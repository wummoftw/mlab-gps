==> flow/design.v <==
module prescaler_1_023M (
    input  logic clk_in,    
    input  logic rst,       
    output logic clk_0,     
    output logic clk_1,     
    output logic clk_2,     
    output logic clk_3      
);
    localparam logic [63:0] DDS_INC = 64'd1179459451799887360;
    logic [63:0] phase_accumulator;
    logic [1:0]  previous_phase;
    logic [3:0]  phase_pulse;
    always_ff @(posedge clk_in or posedge rst) begin
        if (rst) begin
            phase_accumulator <= 64'd0;
            previous_phase    <= 2'd0;
            phase_pulse       <= 4'd0;
        end else begin
            automatic logic [63:0] next_acc;
            automatic logic [1:0]  next_phase;
            next_acc   = phase_accumulator + DDS_INC;
            phase_accumulator <= next_acc;
            next_phase = next_acc[63:62];
            if (next_phase != previous_phase) begin
                phase_pulse <= 4'b0001 << next_phase;
            end else begin
                phase_pulse <= 4'b0000;
            end
            previous_phase <= next_phase;
        end
    end
    assign clk_0 = phase_pulse[0];
    assign clk_1 = phase_pulse[3];
    assign clk_2 = phase_pulse[2];
    assign clk_3 = phase_pulse[1];
endmodule
* Reports on prescaler_1_023M
What the tools print for prescaler_1_023M, step after step. Line numbers count from 1 in the design file above. Operators carry their Yosys type and port widths (W data, S select, Z words). Cell names lack the library's common part. A cell with -- has no value.
Design: design top prescaler_1_023M, clock clk_in, cell library sky130hd, library corner tt_025C_1v80

* After elaboration
Source: Yosys, flattened and elaborated, memories not mapped. Widths are those after wreduce; folded enables and synchronous resets count as part of the registers. Registers that Yosys merges into a memory's read port (data or address) are not register bits. Print and check cells do not count. Equal cells are merged and count once.
Word-level totals: register bits after elaboration 70, output and inout port bits 4, cells after elaboration 7
Operators by class: shift operators 1, $add $sub $neg 1, muxes and demuxes 1, equality and inequality tests 1
Operator list (count):
- $add A64 B61 Y64 const B | 1
- $shl A1 B2 Y4 const A | 1
- $mux W4 | 1
- $ne A2 B2 Y1 | 1

* Longest topological paths
Longest topological path by Yosys (ltp), each cell counted once; first at word level (registers and memories cut), then after technology mapping (sequential cells cut; the memories' decode and read muxes count).
Logic depth: depth after elaboration 3, ABC_AREA 0, mapped depth 8, gate-level depth less buffers 8

* After synthesis
The flow's flattened synthesis, as Yosys stat reports it; memories are mapped. The netlist is that of the ABC_AREA named above (0 if unset); the other value can give another one.
Cell types:
- dfrtp_1 | count 59, area in all 1.48E+03 µm²
- xnor2_1 | count 23, area in all 201.443 µm²
- xor2_1 | count 21, area in all 183.926 µm²
- nand2_1 | count 26, area in all 97.594 µm²
- nor2_1 | count 21, area in all 78.826 µm²
- a21oi_1 | count 11, area in all 55.053 µm²
- a31oi_1 | count 6, area in all 37.536 µm²
- nand2b_1 | count 6, area in all 37.536 µm²
- a211o_1 | count 4, area in all 35.034 µm²
- inv_1 | count 9, area in all 33.782 µm²
- and3_1 | count 5, area in all 31.28 µm²
- nand4_1 | count 5, area in all 31.28 µm²
- nand3_1 | count 6, area in all 30.029 µm²
- o21ai_0 | count 6, area in all 30.029 µm²
- o21ai_1 | count 6, area in all 30.029 µm²
- a41oi_4 | count 1, area in all 27.526 µm²
- clkbuf_8 | count 2, area in all 27.526 µm²
- a211oi_2 | count 2, area in all 25.024 µm²
Other cell types: 46; their cells: 69.
Mapped netlist: sequential part of the area 0.0014764 mm², buffers 7, mapped flip-flops 59, mapped area 0.0030729 mm², standard cells after synthesis 288

* Path before layout
OpenSTA on the mapped netlist: ideal clock, no wires. The path of least setup slack (recovery checks aside). Input and output delay are each 20% of the period. Register names are those of the netlist, which keeps one name where synthesis merged equal registers.
Timing path post-synthesis: path kind register to register, start point register phase_accumulator[11], end point register phase_accumulator[60], slack 889 ps, period 3020 ps, buffers on the path 0, library setup time 141 ps, arrival 1990 ps, time at the first pin 0 ps, driving pins on the path 7, path delay 2131 ps, synthesis period reached 2131 ps
"path delay" = arrival - input delay + setup time. "driving pins on the path": output pins that drive a net of the path, with the launching flip-flop's if there is one; two outputs of one cell count as two. "synthesis period reached" is the clock period less the worst setup slack; recovery checks do not enter. This is arithmetic on one report: input and output delays are still those of the set period (20% each). The rows between start and end are the longest chain of elaborated cells between them; the timing report does not say that the signal goes this way. Where chains are equally long, one stands for them. Each line given opens the expression or statement behind the cell; cells for indexed reads and writes are added by Yosys, which also makes memories of some case tables.
Between the ends, post-synthesis: cells stage by stage dfrtp_1 -> or4_4 -> a41oi_4 -> o21ai_4 -> a211o_1 -> a211oi_2 -> a311oi_2, cells in the longest elaborated chain 1, elaborated cells between the ends (all ways) 1, RTL lines with such cells 1, classes of those cells add/sub (1)
Ends and longest elaborated chain, post-synthesis:
- start, declared | RTL line 10 | logic [63:0] phase_accumulator;
- start, assigned | RTL line 15 | phase_accumulator <= 64'd0;
- start, assigned | RTL line 22 | phase_accumulator <= next_acc;
- $add A64 B61 Y64 | RTL line 21 | next_acc   = phase_accumulator + DDS_INC;
- end, assigned | RTL line 15
- end, assigned | RTL line 22
- end, declared | RTL line 10

* Timing after layout
From the final timing report of run 1: the path of least setup slack in the routed layout; clock arrival at registers is part of the times. The report prints the path's times to 10 ps; the period is as set.
Timing path after layout: path kind register to register, start point register phase_accumulator[12], end point register phase_pulse[1], period 2740 ps, driving pins on the path 7, slack 500 ps, time at the first pin 330 ps, library setup time 70 ps, buffers on the path 0, arrival 2500 ps
The rows between start and end are the longest chain of elaborated cells between them; the timing report does not say that the signal goes this way. Where chains are equally long, one stands for them. A register here has more assigning lines than the two given.
Between the ends, after layout: cells stage by stage dfrtp_1 -> or4_4 -> a41oi_4 -> o21ai_4 -> a21o_2 -> a211o_1 -> mux2i_1, cells in the longest elaborated chain 3, elaborated cells between the ends (all ways) 4, RTL lines with such cells 3, classes of those cells add/sub (1); eq/ne (1); shift (1); mux (1)
Ends and longest elaborated chain, after layout:
- start, declared | RTL line 10 | logic [63:0] phase_accumulator;
- start, assigned | RTL line 15 | phase_accumulator <= 64'd0;
- start, assigned | RTL line 22 | phase_accumulator <= next_acc;
- $add A64 B61 Y64 | RTL line 21 | next_acc   = phase_accumulator + DDS_INC;
- $shl A1 B2 Y4 | RTL line 25 | phase_pulse <= 4'b0001 << next_phase;
- $mux W4 | RTL line 24 | if (next_phase != previous_phase) begin
- end, assigned | RTL line 25
- end, assigned | RTL line 27 | phase_pulse <= 4'b0000;
- end, declared | RTL line 12 | logic [3:0]  phase_pulse;

Module prescaler_1_023M, platform sky130hd: 2 stored runs of the flow (Yosys, OpenROAD) with differing settings, in no particular order. Input and output delays are each 20% of the period that was set; the output load is 0.01 pF.
"critical path time" = time allowed to the worst setup path (clock period - input delay - output delay, where it has them) - its slack; a late launch clock adds to it, a late capture clock takes from it.
By "total design power" is meant OpenSTA's value without simulated activity: inputs other than the clock are taken to toggle once in ten clock periods, and the tool carries that through the logic.
"critical path time" is known to 10 ps.

[run 1] flow files
==> flow/run.sh <==
#!/bin/bash
# the make line also repeats the synthesis and layout settings of config.mk as NAME=value (left out here)
make -C /OpenROAD-flow-scripts/flow DESIGN_CONFIG=/design/flow/config.mk WORK_HOME=/design/flow/orfs CLKGATE_MAP_FILE= finish
==> flow/config.mk <==
export PLATFORM = sky130hd
export DESIGN_NAME = prescaler_1_023M
export DESIGN_NICKNAME = prescaler_1_023M
export VERILOG_FILES = /design/flow/design.v
export SDC_FILE = /design/flow/constraint.sdc
export NUM_CORES = 4
export LEC_CHECK = 0
export CAP_MARGIN = 20
export CELL_PAD_IN_SITES_GLOBAL_PLACEMENT = 2
export CORE_MARGIN = 3
export CORE_UTILIZATION = 54
export MAX_ROUTING_LAYER = met4
export PLACE_DENSITY_LB_ADDON = 0.12
export SETUP_SLACK_MARGIN = 0.44
export SLEW_MARGIN = 5
==> flow/constraint.sdc <==
create_clock -name core_clock -period 2.74 [get_ports {clk_in}]
set_input_delay 0.5480 -clock core_clock [delete_from_list [all_inputs] [get_ports {clk_in}]]
set_output_delay 0.5480 -clock core_clock [all_outputs]
set_load 0.01 [all_outputs]

[run 1] result: chip area in the Yosys report 0.0030729 mm²; die area 0.0066317 mm²; utilization after layout 0.665; worst setup slack after layout 501 ps; total negative slack on setup checks 0 ps; worst hold slack after layout 455 ps; total design power 0.001713 W; critical path time 2,240 ps; worst setup path type register to register

[run 2] flow files
==> flow/run.sh <==
#!/bin/bash
# the make line also repeats the synthesis and layout settings of config.mk as NAME=value (left out here)
make -C /OpenROAD-flow-scripts/flow DESIGN_CONFIG=/design/flow/config.mk WORK_HOME=/design/flow/orfs CLKGATE_MAP_FILE= finish
==> flow/config.mk <==
export PLATFORM = sky130hd
export DESIGN_NAME = prescaler_1_023M
export DESIGN_NICKNAME = prescaler_1_023M
export VERILOG_FILES = /design/flow/design.v
export SDC_FILE = /design/flow/constraint.sdc
export NUM_CORES = 4
export LEC_CHECK = 0
export CAP_MARGIN = 20
export CORE_MARGIN = 2
export CORE_UTILIZATION = 40
export SLEW_MARGIN = 20
==> flow/constraint.sdc <==
create_clock -name core_clock -period 2.82 [get_ports {clk_in}]
set_input_delay 0.5640 -clock core_clock [delete_from_list [all_inputs] [get_ports {clk_in}]]
set_output_delay 0.5640 -clock core_clock [all_outputs]
set_load 0.01 [all_outputs]

[run 2] result: chip area in the Yosys report 0.0030729 mm²; die area 0.0083997 mm²; utilization after layout 0.471; worst setup slack after layout 481 ps; total negative slack on setup checks 0 ps; worst hold slack after layout 462 ps; total design power 0.001745 W; critical path time 2,340 ps; worst setup path type register to register
